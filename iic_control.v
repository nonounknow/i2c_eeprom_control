==> flow/design.v <==
module iic_control
#(
    parameter   SYS_CLOCK = 50_000_000             , 
    parameter   SCL_CLOCK = 4_00_000                
)
(
    input                       sys_clk            ,
    input                       Rst_n              ,
    input               [2:0]   Device_addr        , 
    input               [15:0]  Word_addr          , 
    input                       wr_en              ,            
    input                       rd_en              ,
    input               [1:0]   Wd_addr_long       , 
    input               [7:0]   wr_data            , 
    input               [5:0]   wr_data_long       , 
    input               [5:0]   rd_data_long       , 
    output   wire               wr_data_done       ,
    output    reg               r_rd_data_done     ,
    output    reg               iic_busy_done      , 
    output    reg               iic_scl            , 
    output    reg       [7:0]   rd_data_out        , 
    inout                       iic_sda            
);
    localparam  SCL_cnt_max = SYS_CLOCK / SCL_CLOCK; 
    localparam
        IDLE        = 9'b000_000_001, 
        WR_START    = 9'b000_000_010, 
        WR_CTRL     = 9'b000_000_100, 
        WR_WADDR    = 9'b000_001_000, 
        WR_DATA     = 9'b000_010_000, 
        RD_START    = 9'b000_100_000, 
        RD_CTRL     = 9'b001_000_000, 
        RD_DATA     = 9'b010_000_000, 
        STOP        = 9'b100_000_000; 
            reg         [8:0]   state              ;
            reg                 sda_reg            ; 
            reg                 wr_flag            ; 
            reg                 rd_flag            ; 
            reg         [7:0]   wr_data_cnt        ; 
            reg         [7:0]   rd_data_cnt        ; 
            reg         [1:0]   word_addr_cnt      ; 
            reg         [7:0]   iic_sda_out        ; 
            reg         [7:0]   iic_sda_in         ; 
            reg                 sda_en             ; 
            reg         [15:0]  scl_cnt            ; 
            reg                 iic_busy           ;
            reg                 scl_high           ;
            reg                 scl_low            ;
            reg         [7:0]   halfbit_cnt        ; 
            reg                 ack                ; 
            reg                 data_busy          ; 
           wire         [7:0]   wr_control_sign    ;
           wire         [7:0]   rd_control_sign    ;
           wire                 rd_data_done        ; 
    assign  wr_data_done =  ( (state == WR_WADDR)
                            &&(word_addr_cnt == Wd_addr_long)
                            &&(wr_flag && scl_low)
                            &&(ack == 1'b1))
                        ||  ( (state == WR_DATA)
                            &&(scl_low)
                            &&(word_addr_cnt != Wd_addr_long));
    assign  rd_data_done =  (state == RD_DATA)
                            &&(halfbit_cnt == 8'd15)
                            &&(scl_low);
    always@(posedge sys_clk or negedge Rst_n)
        if(!Rst_n)
            r_rd_data_done <= 1'b0;
        else if(rd_data_done)
            r_rd_data_done <= 1'b1;
        else
            r_rd_data_done <= 1'b0;
    always@(posedge sys_clk or negedge Rst_n)
        if(!Rst_n)
            rd_data_out <= 8'b0;
        else if(rd_data_done)
            rd_data_out <= iic_sda_in;
        else
            rd_data_out <= rd_data_out;
    assign iic_sda = (sda_en)? sda_reg:1'bz;
    always@(*)
        begin
            case(state)
                IDLE:
                    sda_en <= 1'b0;
                WR_START,
                STOP,
                RD_START:
                    sda_en <= 1'b1;
                RD_CTRL ,
                WR_CTRL ,
                WR_WADDR,
                WR_DATA :
                    if(halfbit_cnt < 8'd16)
                        sda_en <= 1'b1;
                    else
                        sda_en <= 1'b0;
                RD_DATA :
                    if(halfbit_cnt < 8'd16)
                        sda_en <= 1'b0;
                    else
                        sda_en <= 1'b1;
            default:    
                        sda_en <= 1'b0;
            endcase
        end
    assign wr_control_sign = {4'b1010,Device_addr,1'b0};
    assign rd_control_sign = {4'b1010,Device_addr,1'b1};
    always@(posedge sys_clk or negedge Rst_n)
        begin
            if(!Rst_n)
                iic_busy <= 1'b0;
            else if(wr_en | rd_en)
                iic_busy <= 1'b1;
            else if(iic_busy_done)
                iic_busy <= 1'b0;
            else
                iic_busy <= iic_busy;
        end
    always@(posedge sys_clk or negedge Rst_n)
        begin
            if(!Rst_n)
                scl_cnt <= 16'b0;
            else if (iic_busy)
                begin
                    if(scl_cnt == SCL_cnt_max - 1'b1)
                        scl_cnt <= 16'b0;
                    else
                        scl_cnt <= scl_cnt + 1'b1; 
                end
            else
                scl_cnt <= 16'b0;
        end
    always@(posedge sys_clk or negedge Rst_n)
        begin
            if(!Rst_n)
                iic_scl <= 1'b1   ;
            else if(scl_cnt == SCL_cnt_max >> 1) 
                iic_scl <= 1'b0;
            else if(scl_cnt == 16'd0)            
                iic_scl <= 1'b1;
            else
                iic_scl <= iic_scl;
        end
    always@(posedge sys_clk or negedge Rst_n)
        begin
            if(!Rst_n)
                scl_high <= 1'b0;
            else if(scl_cnt == (SCL_cnt_max >> 2) )
                scl_high <= 1'b1;
            else
                scl_high <= 1'b0;
        end
    always@(posedge sys_clk or negedge Rst_n)
        begin
            if(!Rst_n)
                scl_low <= 1'b0;
            else if(scl_cnt == ((SCL_cnt_max >> 2) + (SCL_cnt_max >> 1)))
                scl_low <= 1'b1;
            else
                scl_low <= 1'b0;
        end
    always@(posedge sys_clk or negedge Rst_n)
        begin
            if(!Rst_n)
                halfbit_cnt <= 8'b0;
            else if(    (state == WR_CTRL )
                    |   (state == WR_WADDR)
                    |   (state == WR_DATA )
                    |   (state == RD_CTRL )
                    |   (state == RD_DATA )
                    )
                begin
                    if(scl_low | scl_high)
                        begin
                            if(halfbit_cnt == 8'd17)
                                halfbit_cnt <= 8'b0;
                            else
                                halfbit_cnt <= halfbit_cnt + 1'b1; 
                        end
                    else
                        halfbit_cnt <= halfbit_cnt;
                end
            else
                halfbit_cnt <= 8'd0;      
        end
    always@(posedge sys_clk or negedge Rst_n)
        begin
            if(!Rst_n)
                ack <= 1'b0;
            else if((halfbit_cnt == 8'd16)&&(scl_high)&&(iic_sda == 1'b0))
                ack <= 1'b1;
            else if((halfbit_cnt == 8'd17)&&(scl_low))
                ack <= 1'b0;
            else
                ack <= ack;
        end
    task    send_data_8bits;
        if((scl_high)&&(halfbit_cnt == 8'd16))
            data_busy <= 1'b1;
        else if(halfbit_cnt < 8'd17)
            begin
               sda_reg <= iic_sda_out[7];
               if(scl_low)
                    iic_sda_out <= {iic_sda_out[6:0],1'b0};
                else
                    iic_sda_out <= iic_sda_out;
            end
        else
            data_busy <= data_busy;
    endtask
    task    receive_data_8bits;
        if((scl_low)&&(halfbit_cnt == 8'd15))
            begin
                data_busy    <= 1'b1;
            end
        else if(halfbit_cnt < 8'd15)
            begin
                if(scl_high)
                    iic_sda_in <= {iic_sda_in[6:0],iic_sda};
                else
                    iic_sda_in <= iic_sda_in;
            end
        else
            data_busy <= data_busy;
    endtask
    always@(posedge sys_clk or negedge Rst_n)
        begin
            if(!Rst_n) 
                begin
                    state         <= IDLE       ;
                    sda_reg       <= 1'b1       ;
                    wr_flag       <= 1'b0       ;
                    rd_flag       <= 1'b0       ;   
                    iic_busy_done <= 1'b0       ;
                    wr_data_cnt   <= 8'd1       ;
                    rd_data_cnt   <= 8'd1       ;    
                    word_addr_cnt <= 2'd1       ;                   
                end
            else 
                begin
                    case (state)
                        IDLE:
                            begin
                                sda_reg       <= 1'b1;
                                wr_flag       <= 1'b0;
                                rd_flag       <= 1'b0;
                                iic_busy_done <= 1'b0;
                                wr_data_cnt   <= 8'd1;
                                rd_data_cnt   <= 8'd1;
                                word_addr_cnt <= 2'd1;
                                if (wr_en) 
                                    begin
                                        state   <= WR_START;
                                        wr_flag <= 1'b1;
                                    end
                                else if(rd_en)
                                    begin
                                        state   <= WR_START;
                                        rd_flag <= 1'b1;
                                    end
                                else
                                    state <= IDLE;
                            end 
                        WR_START:
                            begin
                                if(scl_low)
                                    begin
                                        state       <= WR_CTRL        ;
                                        iic_sda_out <= wr_control_sign;
                                        data_busy   <= 1'b0           ;
                                    end
                                else if(scl_high)
                                    begin
                                        state       <= WR_START        ; 
                                        sda_reg     <= 1'b0            ; 
                                    end 
                            end
                        WR_CTRL:
                            begin
                                if(data_busy == 1'b0)
                                    send_data_8bits;
                                else
                                    begin
                                        if(ack == 1'b1)
                                            begin
                                                if(scl_low)
                                                    begin
                                                        state     <= WR_WADDR;
                                                        data_busy <= 1'b0;
                                                            if(Wd_addr_long == 2'b1)
                                                                iic_sda_out <= Word_addr[ 7:0];
                                                            else
                                                                iic_sda_out <= Word_addr[15:8];
                                                    end
                                                else
                                                        state <= WR_CTRL;
                                            end 
                                        else
                                            state <= IDLE;
                                    end
                            end
                        WR_WADDR:
                            begin
                                if(data_busy == 1'b0)
                                    send_data_8bits;
                                else
                                    if(ack == 1'b1)
                                        begin
                                            if(Wd_addr_long == word_addr_cnt)
                                                begin
                                                if((wr_flag)&&(scl_low))
                                                begin
                                                    state         <= WR_DATA    ;
                                                    iic_sda_out   <= wr_data    ;
                                                    data_busy     <= 1'b0       ;
                                                    word_addr_cnt <= 2'b1       ;
                                                end
                                                else if((rd_flag)&&(scl_low))
                                                begin
                                                    state         <= RD_START   ;
                                                    sda_reg       <= 1'b1       ;
                                                end
                                                end
                                            else
                                                begin
                                                    if(scl_low)
                                                        state         <= WR_WADDR            ;
                                                        word_addr_cnt <= word_addr_cnt + 1'b1;
                                                        data_busy     <= 1'b0                ;
                                                        iic_sda_out   <= Word_addr[ 7:0]     ;                                                         
                                                end                                                
                                        end
                                    else
                                        state <= IDLE;
                            end
                        WR_DATA:
                            begin
                                if(data_busy == 1'b0)
                                    send_data_8bits;
                                else
                                    begin
                                        if(ack == 1'b1)
                                            begin
                                                if(wr_data_long == wr_data_cnt)
                                                    begin
                                                        if(scl_low)
                                                            begin
                                                                state     <= STOP;
                                                                data_busy <= 1'b1;
                                                                sda_reg   <= 1'b1;                                                
                                                            end
                                                        else
                                                            state <= WR_DATA;
                                                    end
                                                else
                                                    begin
                                                        if(scl_low)
                                                            begin
                                                            state        <= WR_DATA           ;
                                                            data_busy    <= 1'b0              ;
                                                            iic_sda_out  <= wr_data           ;
                                                            wr_data_cnt  <= wr_data_cnt + 1'b1; 
                                                            end
                                                        else
                                                            state <= WR_DATA;
                                                    end
                                            end
                                        else
                                            state <= IDLE;
                                    end
                            end
                        RD_START:
                            begin
                                if(scl_low)
                                    begin
                                        state        <= RD_CTRL        ;
                                        iic_sda_out  <= rd_control_sign;
                                        data_busy    <= 1'b0           ; 
                                    end
                                else if(scl_high)
                                    begin
                                        state   <= RD_START;
                                        sda_reg <= 1'b0;
                                    end
                                else
                                    state <= state;
                            end    
                        RD_CTRL:
                            begin
                                if(data_busy == 1'b0)
                                    send_data_8bits;
                                else
                                    begin
                                        if(ack == 1'b1)
                                            begin
                                                if(scl_low)
                                                    begin
                                                        state <= RD_DATA;
                                                        data_busy <= 1'b0;                                               
                                                    end
                                                else
                                                    state <= RD_CTRL;
                                            end
                                        else
                                            state <= IDLE; 
                                    end
                            end
                        RD_DATA:
                            begin
                                if(data_busy == 1'b0)
                                    receive_data_8bits;
                                else 
                                    begin
                                        if(rd_data_cnt == rd_data_long)
                                            begin
                                                sda_reg <= 1'b1;
                                                if(scl_low)
                                                    begin
                                                        state     <= STOP;
                                                        sda_reg   <= 1'b0;
                                                    end
                                                else
                                                    state <= RD_DATA;
                                            end
                                        else
                                            begin
                                                state       <= RD_DATA           ;
                                                data_busy   <= 1'b0              ;
                                                rd_data_cnt <= rd_data_cnt + 1'b1;
                                            end                                             
                                    end
                            end
                        STOP:
                            begin
                                if(scl_high)
                                    begin
                                        sda_reg       <= 1'b1;
                                        state         <= IDLE;
                                        iic_busy_done <= 1'b1;
                                    end
                                else
                                    state <= STOP;
                            end
                        default: 
                            begin
                                state   <= IDLE;
                            end
                    endcase
                end
        end
endmodule
Reports on iic_control
The steps from the RTL of iic_control to its reports follow in flow order.
Line numbers count from 1 in the design file above.
Cell names lack the library's common part.
Not given: --
Inputs
  top module: iic_control
  clock: sys_clk
  standard-cell library: sky130hd
  timing corner: tt_025C_1v80

Word-level counts
Counts by Yosys on the flattened word-level netlist (proc, flatten, opt, wreduce; memories kept). Register bits leave out memories and registers merged into their read ports (data or address). Print and check cells are left out.
Operators by class
  add/subtract/negate cells: 5
  order comparisons: 3
  equal/unequal tests: 58
  multiplexer cells: 115
  bitwise operators: 9
  reductions and logical operators: 38
Operator list (count)
  8-bit two-way mux: 29
  9-bit two-way mux: 20
  9-bit case mux with 9-bit select: 1
  8-bit case mux with 6-bit select: 1
  1-bit two-way mux: 47
  3-bit inequality test with constant B: 13
  2-bit inequality test with constant B: 17
  16-bit by 7-bit == test with 1-bit output with constant B: 2
  8-bit case mux with 2-bit select: 2
  16-bit two-way mux: 2
  8-bit by 1-bit adder with 8-bit output with constant B: 3
  16-bit by 1-bit adder with 16-bit output with constant B: 1
  16-bit by 5-bit == test with 1-bit output with constant B: 1
  16-bit by 6-bit == test with 1-bit output with constant B: 1
  16-bit logical NOT: 1
  8-bit by 5-bit < comparator with 1-bit output with constant B: 2
  8-bit by 5-bit == test with 1-bit output with constant B: 2
  14-bit AND reduction: 1
  2-bit nonzero test: 7
  1-bit logical AND: 13
  12-bit AND reduction: 1
  2-bit two-way mux: 6
  9-bit by 1-bit == test with 1-bit output with constant B: 1
  9-bit by 2-bit == test with 1-bit output with constant B: 1
  9-bit by 3-bit == test with 1-bit output with constant B: 1
  9-bit by 4-bit == test with 1-bit output with constant B: 1
  9-bit by 5-bit == test with 1-bit output with constant B: 1
  9-bit by 6-bit == test with 1-bit output with constant B: 1
Not listed: further kinds 35, cells in them 49.
Word-level totals
  register bits after elaboration: 86
  word-level cells: 248

Longest topological paths
Yosys ltp: most cells in a row. Word level: on the elaborated netlist, between registers, memories and ports. Mapped: between sequential cells and ports; inverters and the memories' decode and read muxes count.
Depth
  depth after elaboration: 7
  ABC_AREA: 0
  mapped depth: 9
  gate-level depth less buffers: 8

Netlist
The flow's flattened synthesis, as Yosys stat reports it; memories are mapped. The netlist is that of the ABC_AREA named above (0 if unset); the other value can give another one.
Cell types (count)
  dfrtp_1: 63
  edfxtp_1: 17
  o21ai_0: 39
  nor2_1: 48
  nand2_1: 46
  xnor2_1: 19
  dfstp_2: 6
  mux2_2: 14
  xor2_1: 18
  mux2i_1: 14
  ha_1: 9
  nand3_1: 18
  and3_1: 14
  inv_1: 22
  clkbuf_1: 18
  a22o_1: 7
  a221o_1: 6
  nand2b_1: 9
Not listed: further types 45, cells in them 119.
Synthesis totals
  cells in the netlist: 506
  synthesis area: 4895.9 um^2
  flip-flops: 86

Timing after synthesis
Path of least setup slack by OpenSTA after synthesis, without wires, with an ideal clock, recovery checks aside; 20% of the period is set as input and as output delay. Where synthesis merged equal registers, the netlist keeps one of their names.
Timing path after synthesis
  kind: input to register
  from: input Wd_addr_long[1]
  to: register iic_sda_out[0]
  period: 3.17 ns
  launch time at the first pin: 0.634 ns
  data arrival time: 2.081 ns
  path slack: 0.701 ns
  path delay: 1.835 ns
  stages: 6
  period reached after synthesis: 2.469 ns
"path delay" is the arrival time less input delay plus setup time.
"stages" counts driving pins, that of a launching flip-flop among them; a cell with two outputs on the path counts twice.
"period reached after synthesis" = period - worst setup slack (recovery checks aside). The figure is calculated, with input and output delays left at 20% of the set period.
Between the ends stands the longest chain of elaborated cells between them, by number of cells; it is not shown to be the way that was timed. Of several equally long chains one is given.
Each line given opens the expression or statement behind the cell; cells for indexed reads and writes are added by Yosys, which also makes memories of some case tables.
At most two assigning lines are given for a register; there are more.
The path ends at the enable pin of a flip-flop; only ways to that pin are counted.
On the way, after synthesis
  cell sequence: xor2_1 -> nor2_2 -> nand2_1 -> a21bo_2 -> nand4_1 -> a221oi_1
  length of the longest elaborated chain: 3
  elaborated cells on any way between the ends: 3
  source lines of those cells: 1
  classes of those cells: eq/ne: 2; reduce/logical: 1
Ends and longest elaborated chain, after synthesis
  start: declaration: RTL line 13  | input               [1:0]   Wd_addr_long       ,
  2-bit == test: RTL line 309  | if(Wd_addr_long == word_addr_cnt)
  4-bit inequality test
  12-bit AND reduction
  end: assignment: RTL line 293  | iic_sda_out <= Word_addr[15:8];
  end: assignment: RTL line 314  | iic_sda_out   <= wr_data    ;
  end: declaration: RTL line 42  | reg         [7:0]   iic_sda_out        ;

Worst path after layout
Path of least setup slack in the final report of job 1 (OpenROAD, finished layout, wires in). Where an end is a register, its clock arrival counts in the times.
Timing path after layout
  kind: register to register
  from: register halfbit_cnt[1]
  to: register iic_sda_out[7]
  period: 2.29 ns
  launch time at the first pin: 0.34 ns
  data arrival time: 2.49 ns
  path slack: -0.12 ns
  stages: 10
Between the ends stands the longest chain of elaborated cells between them, by number of cells; it is not shown to be the way that was timed. Of several equally long chains one is given.
At most two assigning lines are given for a register; there are more.
On the way, after layout
  cell sequence: dfrtp_1 -> inv_2 -> ha_4 -> or4b_4 -> a21boi_4 -> buf_6 -> nand2_4 -> mux2_4 -> a221oi_2 -> nor2_1
  length of the longest elaborated chain: 5
  elaborated cells on any way between the ends: 10
  classes of those cells: compare: 1; eq/ne: 1; mux: 7; reduce/logical: 1
Ends and longest elaborated chain, after layout
  start: declaration: RTL line 49  | reg         [7:0]   halfbit_cnt        ;
  start: assignment: RTL line 178  | halfbit_cnt <= halfbit_cnt + 1'b1;
  start: assignment: RTL line 181  | halfbit_cnt <= halfbit_cnt;
  8-bit by 5-bit < comparator with 1-bit output: RTL line 200  | else if(halfbit_cnt < 8'd17)
  8-bit two-way mux: RTL line 200
  8-bit two-way mux: RTL line 198  | if((scl_high)&&(halfbit_cnt == 8'd16))
  8-bit two-way mux: RTL line 390  | if(data_busy == 1'b0)
  8-bit case mux with 6-bit select: RTL line 241  | case (state)
  end: assignment: RTL line 269  | iic_sda_out <= wr_control_sign;
  end: assignment: RTL line 291  | iic_sda_out <= Word_addr[ 7:0];
  end: declaration: RTL line 42  | reg         [7:0]   iic_sda_out        ;

# Flow runs of iic_control

Measured data: module iic_control, platform sky130hd, 2 stored runs of the flow under differing settings, order arbitrary. Input and output delays are each 20% of the period that was set; the output load is 0.01 pF.
By "achieved clock period (ns)" is meant the clock period of the run minus its worst setup slack. This is arithmetic on one report: input and output delays are still those of the set period (20% each).
"worst setup path time (ns)" is the time allowed to the run's worst setup path (the clock period less input and output delay, where it has them) less its slack. Clock arrival times count: a late capture clock shortens it, a late launch clock lengthens it.
By "finish__power__total" is meant OpenSTA's value without simulated activity: inputs other than the clock are taken to toggle once in ten clock periods, and the tool carries that through the logic.

settings of job 1
{
  "period_ns": 2.29,
  "CORE_UTILIZATION": 62,
  "PLACE_DENSITY": 0.68,
  "HOLD_SLACK_MARGIN": 0.21,
  "CORE_ASPECT_RATIO": 1.47,
  "TNS_END_PERCENT": 25,
  "GPL_TIMING_DRIVEN": 1,
  "CTS_CLUSTER_SIZE": 27,
  "CAP_MARGIN": 20,
  "CORE_MARGIN": 2,
  "SLEW_MARGIN": 20
}
report of job 1
yosys chip area after synthesis (um^2): 4895.9
finish__design__die__area: 8636.9
finish__design__instance__area__stdcell: 6257.2
finish__design__instance__utilization: 0.8116
finish__timing__setup__ws: -0.117
finish__timing__setup__tns: -0.306
finish__timing__hold__ws: 0.233
finish__power__total: 3.690e-03
achieved clock period (ns): 2.407
worst setup path time (ns): 2.41
worst setup path kind: register to register

settings of job 2
{
  "period_ns": 2.77,
  "CORE_UTILIZATION": 30,
  "SETUP_SLACK_MARGIN": 0.47,
  "PLACE_DENSITY_LB_ADDON": 0.25,
  "CORE_ASPECT_RATIO": 1.54,
  "CORE_MARGIN": 9,
  "CELL_PAD_IN_SITES_GLOBAL_PLACEMENT": 2,
  "CELL_PAD_IN_SITES_DETAIL_PLACEMENT": 2,
  "TNS_END_PERCENT": 95,
  "CAP_MARGIN": 20,
  "SLEW_MARGIN": 20
}
report of job 2
yosys chip area after synthesis (um^2): 4895.9
finish__design__die__area: 21350.4
finish__design__instance__area__stdcell: 6338.6
finish__design__instance__utilization: 0.3986
finish__timing__setup__ws: 0.402
finish__timing__setup__tns: 0.000
finish__timing__hold__ws: 0.028
finish__power__total: 3.134e-03
achieved clock period (ns): 2.368
worst setup path time (ns): 2.37
worst setup path kind: register to register
